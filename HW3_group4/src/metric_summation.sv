==> flow/design.v <==
`timescale 1ns/1ps
module moving_sum_core #(
    parameter int WL_IN  = 20,
    parameter int WL_OUT = 24,
    parameter int L      = 16 
)(
    input  logic clk,
    input  logic rst,
    input  logic en,
    input  logic signed [WL_IN-1:0] data_in,
    output logic signed [WL_OUT-1:0] data_out
);
    logic signed [WL_IN-1:0] ram [0:L-1];
    logic [3:0] ptr;  
    logic filled;
    logic signed [WL_IN-1:0] delayed_data;
    logic signed [WL_OUT-1:0] acc;
    assign delayed_data = filled ? ram[ptr] : '0;
    always_ff @(posedge clk) begin
        if (rst) begin
            ptr <= '0;
            filled <= 1'b0;
            acc <= '0;
        end else if (en) begin
            ram[ptr] <= data_in;
            if (ptr == L-1) begin
                ptr <= '0;
                filled <= 1'b1;
            end else begin
                ptr <= ptr + 1;
            end
            acc <= acc + signed'(data_in) - signed'(delayed_data);
        end
    end
    assign data_out = acc;
endmodule
module metric_summation #(
    parameter int WL_IN  = 20,
    parameter int WL_OUT = 24,
    parameter int L      = 16
)(
    input  logic clk,
    input  logic rst,
    input  logic in_valid,
    input  logic signed [WL_IN-1:0] corr_real_in,
    input  logic signed [WL_IN-1:0] corr_imag_in,
    input  logic signed [WL_IN-1:0] energy_in,
    output logic out_valid,
    output logic signed [WL_OUT-1:0] sum_corr_real,
    output logic signed [WL_OUT-1:0] sum_corr_imag,
    output logic signed [WL_OUT-1:0] sum_energy
);
    always_ff @(posedge clk) begin
        if (rst) out_valid <= 1'b0;
        else     out_valid <= in_valid;
    end
    moving_sum_core #(.WL_IN(WL_IN), .WL_OUT(WL_OUT), .L(L)) u_sum_real (
        .clk(clk), .rst(rst), .en(in_valid), .data_in(corr_real_in), .data_out(sum_corr_real));
    moving_sum_core #(.WL_IN(WL_IN), .WL_OUT(WL_OUT), .L(L)) u_sum_imag (
        .clk(clk), .rst(rst), .en(in_valid), .data_in(corr_imag_in), .data_out(sum_corr_imag));
    moving_sum_core #(.WL_IN(WL_IN), .WL_OUT(WL_OUT), .L(L)) u_sum_energy (
        .clk(clk), .rst(rst), .en(in_valid), .data_in(energy_in), .data_out(sum_energy));
endmodule
* Tool chain data of metric_summation *
The steps from the RTL of metric_summation to its reports follow in flow order.
Lines are those of the file above, counted from 1.
Cell names lack the library's common part.
Not given: n/a

design
  design top = metric_summation
  clock = clk
  cell library = sky130hd
  library corner = tt_025C_1v80

* Word-level counts *
Counts by Yosys on the flattened word-level netlist (proc, flatten, opt, wreduce; memories kept). Print and check cells are left out. Cells with the same type and inputs are merged into one.
Memory sizes are those after Yosys's memory passes, which may raise the word count (mostly to a power of two), join words into wider ones and drop unused or constant bits.

cells by class
  $add $sub $neg = 9
  $mul = 0
  div/mod/pow operators = 0
  order comparisons = 0
  eq/ne operators = 3
  shift-type cells = 0
  muxes and demuxes = 26
  bitwise logic cells = 0
  reduce/logical cells = 3

operator list
  kind                                                            number
  20-bit two-way mux                                              9
  24-bit by 20-bit adder with 24-bit output                       3
  24-bit by 20-bit subtractor with 24-bit output                  3
  4-bit two-way mux                                               15
  4-bit by 1-bit adder with 4-bit output (second input constant)  3
  4-bit == test (second input constant)                           3
  2-bit AND reduction                                             3
  1-bit two-way mux                                               2

bit counts
  flip-flop bits (word level) = 88
  bits in latches = 0
  memory bits (writable) = 960
  ROM bits = 0
  word width x clocked read ports = 60
  memory cells = 3
  bits of input ports = 63

memory list
  name              depth  bits a word  read ports  write ports  line  text
  u_sum_energy.ram  16     20           1           1            13    logic signed [WL_IN-1:0] ram [0:L-1];
  u_sum_imag.ram    16     20           1           1            13
  u_sum_real.ram    16     20           1           1            13

* Longest topological paths *
Longest topological path by Yosys (ltp), each cell counted once; first at word level (registers and memories cut), then after technology mapping (sequential cells cut; the memories' decode and read muxes count).

depth
  word-level depth = 4
  ABC_AREA = 0
  depth in mapped cells = 18
  depth with buffers taken out = 16

* Mapped cells and area *
Yosys stat after the flow's synthesis: flattened, memories mapped to cells. It holds for the ABC_AREA given above (unset counts as 0); a run with the other value may have another netlist.
The area totals of this step are shown rounded.

cells by type
  type      number
  edfxtp_1  960
  mux4_2    297
  dfxtp_1   100
  fa_1      69
  ha_1      87
  inv_1     286
  and2_1    106
  a21oi_1   86
  xnor2_1   44
  nor2_1    88
  o21ai_0   65
  mux2i_1   29
  nand2_1   75
  clkbuf_1  63
  xor2_1    25
  a21o_1    24
  buf_2     26
  a211oi_1  12

Other cell types: 58; their cells: 161.

synthesis totals
  standard cells after synthesis = 2,603
  synthesis area = 45,840 µm²
  sequential area = 30,830 µm²
  mapped flip-flops = 1,060
  buffer cells = 101

The figures by module come from a second, unflattened synthesis with its own total; it is not the netlist above.

second synthesis, totals
  cells (unflattened synthesis) = 2,663
  area total of the unflattened synthesis = 46,440 µm²

Each row is one instance without its submodules.

modules
  module            times used  cells  area (µm²)
  moving_sum_core   3           887    15,470
  metric_summation  1           2      33.8

* Worst setup path after synthesis *
OpenSTA on the mapped netlist: ideal clock, no wires. The path of least setup slack (recovery checks aside). Input and output delay are each 20% of the period. Register names are those of the netlist, which keeps one name where synthesis merged equal registers.

timing after synthesis
  path kind = register -> register
  start point = register (no name shown)
  end point = register u_sum_energy.acc[23]
  clock period = 6,610 ps
  time at the first pin = 0 ps
  arrival time = 4,346 ps
  data required time = 6,487 ps
  slack = 2,140 ps
  delay of the path = 4,469 ps
  driving pins on the path = 17
  path buffers = 2
  synthesis period reached = 4,470 ps

"delay of the path" = arrival - input delay + setup time.
"driving pins on the path" counts driving pins, that of a launching flip-flop among them; a cell with two outputs on the path counts twice.
"synthesis period reached" = period - worst setup slack (recovery checks aside). The figure is calculated, with input and output delays left at 20% of the set period.

on the way, after synthesis
  cell sequence = dfxtp_1 -> clkbuf_1 -> buf_2 -> mux4_2 -> mux4_2 -> and2_1 -> fa_1 -> inv_1 -> ha_1 -> a21o_1 -> nand4_2 -> a311o_1 -> a211oi_2 -> o21ba_2 -> o41ai_2 -> a41oi_1 -> mux2_1

ends and longest elaborated chain, after synthesis
  item           line  text
  end, assigned  23    acc <= '0;
  end, assigned  32    acc <= acc + signed'(data_in) - signed'(delayed_data);
  end, declared  17    logic signed [WL_OUT-1:0] acc;

No chain of elaborated cells between the ends is given.

* Path in the finished layout *
Path of least setup slack in the final report of flow run 1 (OpenROAD, finished layout, wires in). Where an end is a register, its clock arrival counts in the times.
The report prints the path's times to 10 ps; the period is as set.

timing post-layout
  path kind = register -> register
  start point = register (no name shown)
  end point = register u_sum_energy.acc[22]
  clock period = 4,950 ps
  time at the first pin = 690 ps
  arrival time = 5,500 ps
  data required time = 5,510 ps
  slack = 10 ps
  driving pins on the path = 17
  path buffers = 2

on the way, post-layout
  cell sequence = dfxtp_4 -> buf_12 -> mux4_2 -> mux4_2 -> and2_1 -> fa_1 -> inv_1 -> ha_1 -> and3_2 -> a221oi_2 -> o211ai_2 -> a21oi_2 -> o31ai_1 -> buf_4 -> o31ai_2 -> nor3_1 -> a211o_1

ends and longest elaborated chain, post-layout
  item           line  text
  end, assigned  23    acc <= '0;
  end, assigned  32    acc <= acc + signed'(data_in) - signed'(delayed_data);
  end, declared  17    logic signed [WL_OUT-1:0] acc;

No chain of elaborated cells between the ends is given.

Memo
Re: implementation data of metric_summation

Settings and measured results of 2 stored flow runs for module metric_summation (sky130hd), not sorted in any way. The constraints put input and output delay at 20% of the set period each and load the outputs with 0.01 pF.
By "overall power" is meant OpenSTA's value without simulated activity: inputs other than the clock are taken to toggle once in ten clock periods, and the tool carries that through the logic.
The measured numbers are rounded.
Among the settings, -- means not set for that run.

name                                     flow run 1  flow run 2
period_ns                                4.95        7.29
CORE_UTILIZATION                         38          19
SETUP_SLACK_MARGIN                       -0.22       -0.04
PLACE_DENSITY_LB_ADDON                   0.08        0.11
CELL_PAD_IN_SITES_GLOBAL_PLACEMENT       1           3
TNS_END_PERCENT                          65          --
GPL_TIMING_DRIVEN                        1           --
GPL_ROUTABILITY_DRIVEN                   1           1
CTS_CLUSTER_SIZE                         50          40
MIN_ROUTING_LAYER                        met1        met1
CAP_MARGIN                               20          20
CORE_MARGIN                              2           2
SLEW_MARGIN                              20          40
CELL_PAD_IN_SITES_DETAIL_PLACEMENT       --          2
chip area after synthesis (Yosys) (µm²)  45,840      45,840
overall power (W)                        0.02426     0.01736
utilization after layout (%)             45.3        23.2
total die area (µm²)                     123,400     245,200
setup total negative slack (ps)          0           0
worst hold slack after layout (ps)       472         478
lowest setup slack (ps)                  9           1,743
std-cell area (final layout) (µm²)       54,230      55,770
